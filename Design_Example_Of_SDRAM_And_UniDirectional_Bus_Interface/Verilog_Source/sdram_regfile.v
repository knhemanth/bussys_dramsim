==> flow/design.v <==
`timescale 1ns / 1ps
module Mux8to1
#( parameter BITWIDTH=8 )
(
	DataOut,
	In1,
	In2,
	In3,
	In4,
	In5,
	In6,
	In7,
	In8,
	Sel
);
output [BITWIDTH-1:0] DataOut;
input [BITWIDTH-1:0] In1;
input [BITWIDTH-1:0] In2;
input [BITWIDTH-1:0] In3;
input [BITWIDTH-1:0] In4;
input [BITWIDTH-1:0] In5;
input [BITWIDTH-1:0] In6;
input [BITWIDTH-1:0] In7;
input [BITWIDTH-1:0] In8;
input [2:0] Sel;
wire [(BITWIDTH*8)-1:0] muxIn;
assign muxIn[(BITWIDTH*8)-1:(BITWIDTH*7)] = In1;
assign muxIn[(BITWIDTH*7)-1:(BITWIDTH*6)] = In2;
assign muxIn[(BITWIDTH*6)-1:(BITWIDTH*5)] = In3;
assign muxIn[(BITWIDTH*5)-1:(BITWIDTH*4)] = In4;
assign muxIn[(BITWIDTH*4)-1:(BITWIDTH*3)] = In5;
assign muxIn[(BITWIDTH*3)-1:(BITWIDTH*2)] = In6;
assign muxIn[(BITWIDTH*2)-1:(BITWIDTH)] = In7;
assign muxIn[BITWIDTH-1:0] = In8;
GenericMux #( .SEL_WIDTH(3), .DATA_WIDTH(BITWIDTH) ) mux8to1
(
	.Out(DataOut),
	.In(muxIn),
	.Sel(Sel)
);
endmodule
`timescale 1ns / 1ps
module sdram_regfile
(
	tburst,
	tburst_config,
	addr_mode,
	tlat,
	tpre,
	twait,
	tcas,
	CS,
	RAS,
	CAS,
	WeIn,
	Clk,
	Rst,
	AddrIn
);
output [7:0] tburst;			 
output [2:0] tburst_config;  
output addr_mode;				 
output [3:0] tlat;				 
output [7:0] tpre;				 
output [7:0] twait;				 
output [7:0] tcas;				 
input CS;						 
input RAS;						 
input CAS;						 
input WeIn;						 
input Clk;						 
input Rst;						 
input [31:0] AddrIn;			 
wire prog_reg_en;				 
wire one_time_en;				 
wire ote_ff_en;
wire ote_ff_out;
wire [7 : 0] BurstLenWire;
and(prog_reg_en, ~(CS), ~(RAS), ~(CAS), ~(WeIn));
Mux8to1 #(.BITWIDTH(8)) BurstLengthMux 
(
	.DataOut(BurstLenWire),
	.In1(8'd1),
	.In2(8'd2),
	.In3(8'd4),
	.In4(8'd8),
	.In5(8'd16),
	.In6(8'd32),
	.In7(8'd64),
	.In8(8'd255),  
	.Sel(AddrIn[2:0])
);
EnDflipFlop #( .BITWIDTH(8) ) reg_burst
(
	.q(tburst),
	.qbar(),
	.d(BurstLenWire),
	.clk(Clk),
	.reset(Rst),
	.en(prog_reg_en)
);
EnDflipFlop #( .BITWIDTH(3) ) reg_burst_config
(
	.q(tburst_config),
	.qbar(),
	.d(AddrIn[2:0]),
	.clk(Clk),
	.reset(Rst),
	.en(prog_reg_en)
);
EnDflipFlop #( .BITWIDTH(1) ) reg_addr_mode
(
	.q(addr_mode),
	.qbar(),
	.d(AddrIn[3]),
	.clk(Clk),
	.reset(Rst),
	.en(prog_reg_en)
);
EnDflipFlop #( .BITWIDTH(4) ) reg_lat
(
	.q(tlat),
	.qbar(),
	.d(AddrIn[7:4]),
	.clk(Clk),
	.reset(Rst),
	.en(one_time_en)
);
EnDflipFlop #( .BITWIDTH(8) ) reg_pre
(
	.q(tpre),
	.qbar(),
	.d(AddrIn[15:8]),
	.clk(Clk),
	.reset(Rst),
	.en(one_time_en)
);
EnDflipFlop #( .BITWIDTH(8) ) reg_wait
(
	.q(twait),
	.qbar(),
	.d(AddrIn[23:16]),
	.clk(Clk),
	.reset(Rst),
	.en(one_time_en)
);
EnDflipFlop #( .BITWIDTH(8) ) reg_cas
(
	.q(tcas),
	.qbar(),
	.d(AddrIn[31:24]),
	.clk(Clk),
	.reset(Rst),
	.en(one_time_en)
);
and(ote_ff_en, ~(ote_ff_out), prog_reg_en);
assign one_time_en = ~(ote_ff_out);
EnDflipFlop ote_ff
(
	.q(ote_ff_out),
	.qbar(),
	.d(1'b1),
	.clk(Clk),
	.reset(Rst),
	.en(ote_ff_en)
);
endmodule
`timescale 1ns / 1ps
module EnDflipFlop
#(parameter BITWIDTH=1, PATH_DELAY=3)		 
(
	q,
	qbar,
	d,
	clk,
	reset,
	en
);
output reg [BITWIDTH-1:0] q;
output reg [BITWIDTH-1:0] qbar;
input	 [BITWIDTH-1:0] d;
input	 clk;
input  reset;
input	 en;
always@(posedge clk or posedge reset)		 
begin
	if( reset == 1'b1 )
	begin
		q <= #(PATH_DELAY) {BITWIDTH{1'b0}};
		qbar <= #(PATH_DELAY) {BITWIDTH{1'b1}};
	end
	else
	begin
		if( en == 1'b1 )
		begin
			q <= #(PATH_DELAY) d;
			qbar <= #(PATH_DELAY) ~d;
		end
	end
end
endmodule
`timescale 1ns / 1ps
module GenericMux
#( 
	parameter SEL_WIDTH = 1,		 
	parameter DATA_WIDTH = 8		 
)
(
	Out,
	In,
	Sel
);
	output [ DATA_WIDTH-1:0 ]								Out;		 
	input	 [ SEL_WIDTH-1:0 ]								Sel;		 
	input	 [ ((2**SEL_WIDTH)*DATA_WIDTH)-1:0 ]		In;		 
	wire	 [ DATA_WIDTH-1:0 ] connect_bus [ (2**SEL_WIDTH)-1:0 ];
	genvar gen;
	generate for( gen = 0; gen < (2**SEL_WIDTH); gen = gen + 1 )
	begin:	generate_block_mux
		assign connect_bus[(2**SEL_WIDTH)-1-gen]	=	In[ ( ( DATA_WIDTH*gen )+DATA_WIDTH-1 ):(DATA_WIDTH*gen)];
	end
	endgenerate
	assign Out = connect_bus[Sel];
endmodule
### From RTL to reports: sdram_regfile

The steps from the RTL of sdram_regfile to its reports follow in flow order.
Lines are those of the file above, counted from 1.
Cell names lack the library's common part.
Not given: --

| inputs | value |
|---|---|
| design top | sdram_regfile |
| clock | Clk |
| cell library | sky130hd |
| corner | tt_025C_1v80 |

### Word level

Yosys after proc, flatten, opt, wreduce and memory -nomap, before mapping. Memory bits, and registers merged into a memory's read port (data or address), are not among the register bits. Print and check cells are not counted. Equal cells are merged and count once.

| storage and ports | value |
|---|---|
| elaborated cells | 26 |
| input port bits | 38 |
| register bits after elaboration | 41 |
| output and inout bits | 40 |

| cells by class | value |
|---|---|
| bitwise logic cells | 9 |
| equal/unequal tests | 7 |
| reduce/logical cells | 1 |
| multiplexer cells | 1 |

Operators by type and width:

| kind | number |
|---|---|
| 8-bit case mux with 8-bit select | 1 |
| 3-bit equality test with constant B | 4 |
| 3-bit by 2-bit equality test with 1-bit output with constant B | 2 |
| 1-bit inverter | 5 |
| 1-bit AND | 4 |
| 3-bit by 1-bit equality test with 1-bit output with constant B | 1 |
| 3-bit logical NOT | 1 |

### Longest topological paths

Depth = most cells in a row (Yosys ltp): at word level without a register or memory, in the mapped netlist without a sequential cell, where the memories' decode and read muxes count.

| depth | value |
|---|---|
| word-level depth | 5 |
| ABC_AREA | 0 |
| depth in mapped cells | 4 |
| mapped depth without buffers | 2 |

### Synthesis result

Yosys stat after the flow's synthesis: flattened, memories mapped to cells. It holds for the ABC_AREA given above (unset counts as 0); a run with the other value may have another netlist.
The area totals of this step are shown rounded.

Cells by type:

| cell type | number |
|---|---|
| dfrtp_1 | 41 |
| mux2_2 | 31 |
| o41ai_1 | 7 |
| o31ai_1 | 7 |
| buf_6 | 3 |
| mux2_4 | 2 |
| xor2_1 | 3 |
| inv_1 | 4 |
| clkbuf_1 | 3 |
| or4_4 | 1 |
| buf_2 | 2 |
| o21ba_2 | 1 |
| a21boi_0 | 1 |
| buf_1 | 2 |
| or2b_1 | 1 |
| and3_1 | 1 |
| nor4_1 | 1 |

| mapped netlist | value |
|---|---|
| mapped cells | 111 |
| flip-flops | 41 |
| sequential part of the area | 0.001026 mm² |
| chip area (Yosys) | 0.001672 mm² |
| buffer cells | 10 |

The figures by module come from a second, unflattened synthesis with its own total; it is not the netlist above.

| second synthesis, totals | value |
|---|---|
| cell total of the unflattened synthesis | 267 |
| area total of the unflattened synthesis | 0.00384 mm² |

Each row is one instance without its submodules.

By module:

| module | area (mm²) | cells | instances |
|---|---|---|---|
| EnDflipFlop (BITWIDTH=8) | 0.0006306 | 43 | 4 |
| GenericMux | 0.000568 | 39 | 1 |
| EnDflipFlop (BITWIDTH=4) | 0.0003166 | 22 | 1 |
| EnDflipFlop (BITWIDTH=3) | 0.0002452 | 17 | 1 |
| EnDflipFlop (BITWIDTH=1) | 0.0000788 | 6 | 1 |
| EnDflipFlop | 0.0000788 | 6 | 1 |
| sdram_regfile | 0.00003 | 5 | 1 |
| Mux8to1 (BITWIDTH=8) | 0 | 0 | 1 |

### Path before layout

Source: OpenSTA report_checks on the synthesized netlist (no wires, ideal clock, input and output delay 20% of the period each), path of least setup slack; recovery checks are left aside. Register names are those of the netlist, which keeps one name where synthesis merged equal registers.

| path after synthesis | value |
|---|---|
| kind | input to register |
| start point | input port RAS |
| end point | register reg_burst_config.q[0] |
| arrival time | 1.472 ns |
| launch time at the first pin | 0.412 ns |
| library setup time | 0.125 ns |
| path buffers | 2 |
| stages | 4 |
| slack | 0.463 ns |
| path delay | 1.185 ns |
| input delay | 0.412 ns |
| clock period | 2.06 ns |
| data required time | 1.935 ns |
| synthesis period reached | 1.597 ns |

"path delay" is the arrival time less input delay plus setup time.
"stages" counts driving pins, that of a launching flip-flop among them; a cell with two outputs on the path counts twice.
"synthesis period reached" is the clock period less the worst setup slack; recovery checks do not enter. This is arithmetic on one report: input and output delays are still those of the set period (20% each).
The rows between start and end are the longest chain of elaborated cells between them; the timing report does not say that the signal goes this way. Where chains are equally long, one stands for them.
Each line given opens the expression or statement behind the cell; cells for indexed reads and writes are added by Yosys, which also makes memories of some case tables.

| on the way, after synthesis | value |
|---|---|
| path through | buf_6 -> or4_4 -> buf_6 -> mux2_4 |
| cells in the longest elaborated chain | 4 |
| elaborated cells on any way between the ends | 4 |
| source lines of those cells | 1 |

RTL lines, path after synthesis:

| element | line | text |
|---|---|---|
| from (decl) | 68 | `input RAS;` |
| 1-bit inverter | 79 | `and(prog_reg_en, ~(CS), ~(RAS), ~(CAS), ~(WeIn));` |
| 1-bit AND x3 | 79 |  |
| to (assign) | 189 | `q <= #(PATH_DELAY) {BITWIDTH{1'b0}};` |
| to (assign) | 196 | `q <= #(PATH_DELAY) d;` |
| to (decl) | 179 | `output reg [BITWIDTH-1:0] q;` |

Ticket comment

2 stored runs of sdram_regfile in the flow (synthesis by Yosys, layout by OpenROAD, sky130hd cells), in arbitrary order. Constraints: input delay and output delay 20% of the set period each, output load 0.01 pF.

#### Run 1

| setting | value |
|---|---|
| period_ns | `1.66` |
| CORE_UTILIZATION | `62` |
| PLACE_DENSITY | `0.54` |
| CELL_PAD_IN_SITES_DETAIL_PLACEMENT | `2` |
| GPL_TIMING_DRIVEN | `0` |
| CTS_CLUSTER_DIAMETER | `276` |
| MIN_ROUTING_LAYER | `met1` |
| CAP_MARGIN | `20` |
| CORE_MARGIN | `2` |
| SLEW_MARGIN | `20` |

Unfinished; error GPL-0301 in placement.

#### Run 2

| setting | value |
|---|---|
| period_ns | `1.92` |
| CORE_UTILIZATION | `69` |
| SETUP_SLACK_MARGIN | `-0.14` |
| PLACE_DENSITY_LB_ADDON | `0.24` |
| CORE_MARGIN | `4` |
| CELL_PAD_IN_SITES_GLOBAL_PLACEMENT | `1` |
| TNS_END_PERCENT | `20` |
| CAP_MARGIN | `20` |
| SLEW_MARGIN | `20` |

Unfinished; error FLW-0024 in placement.
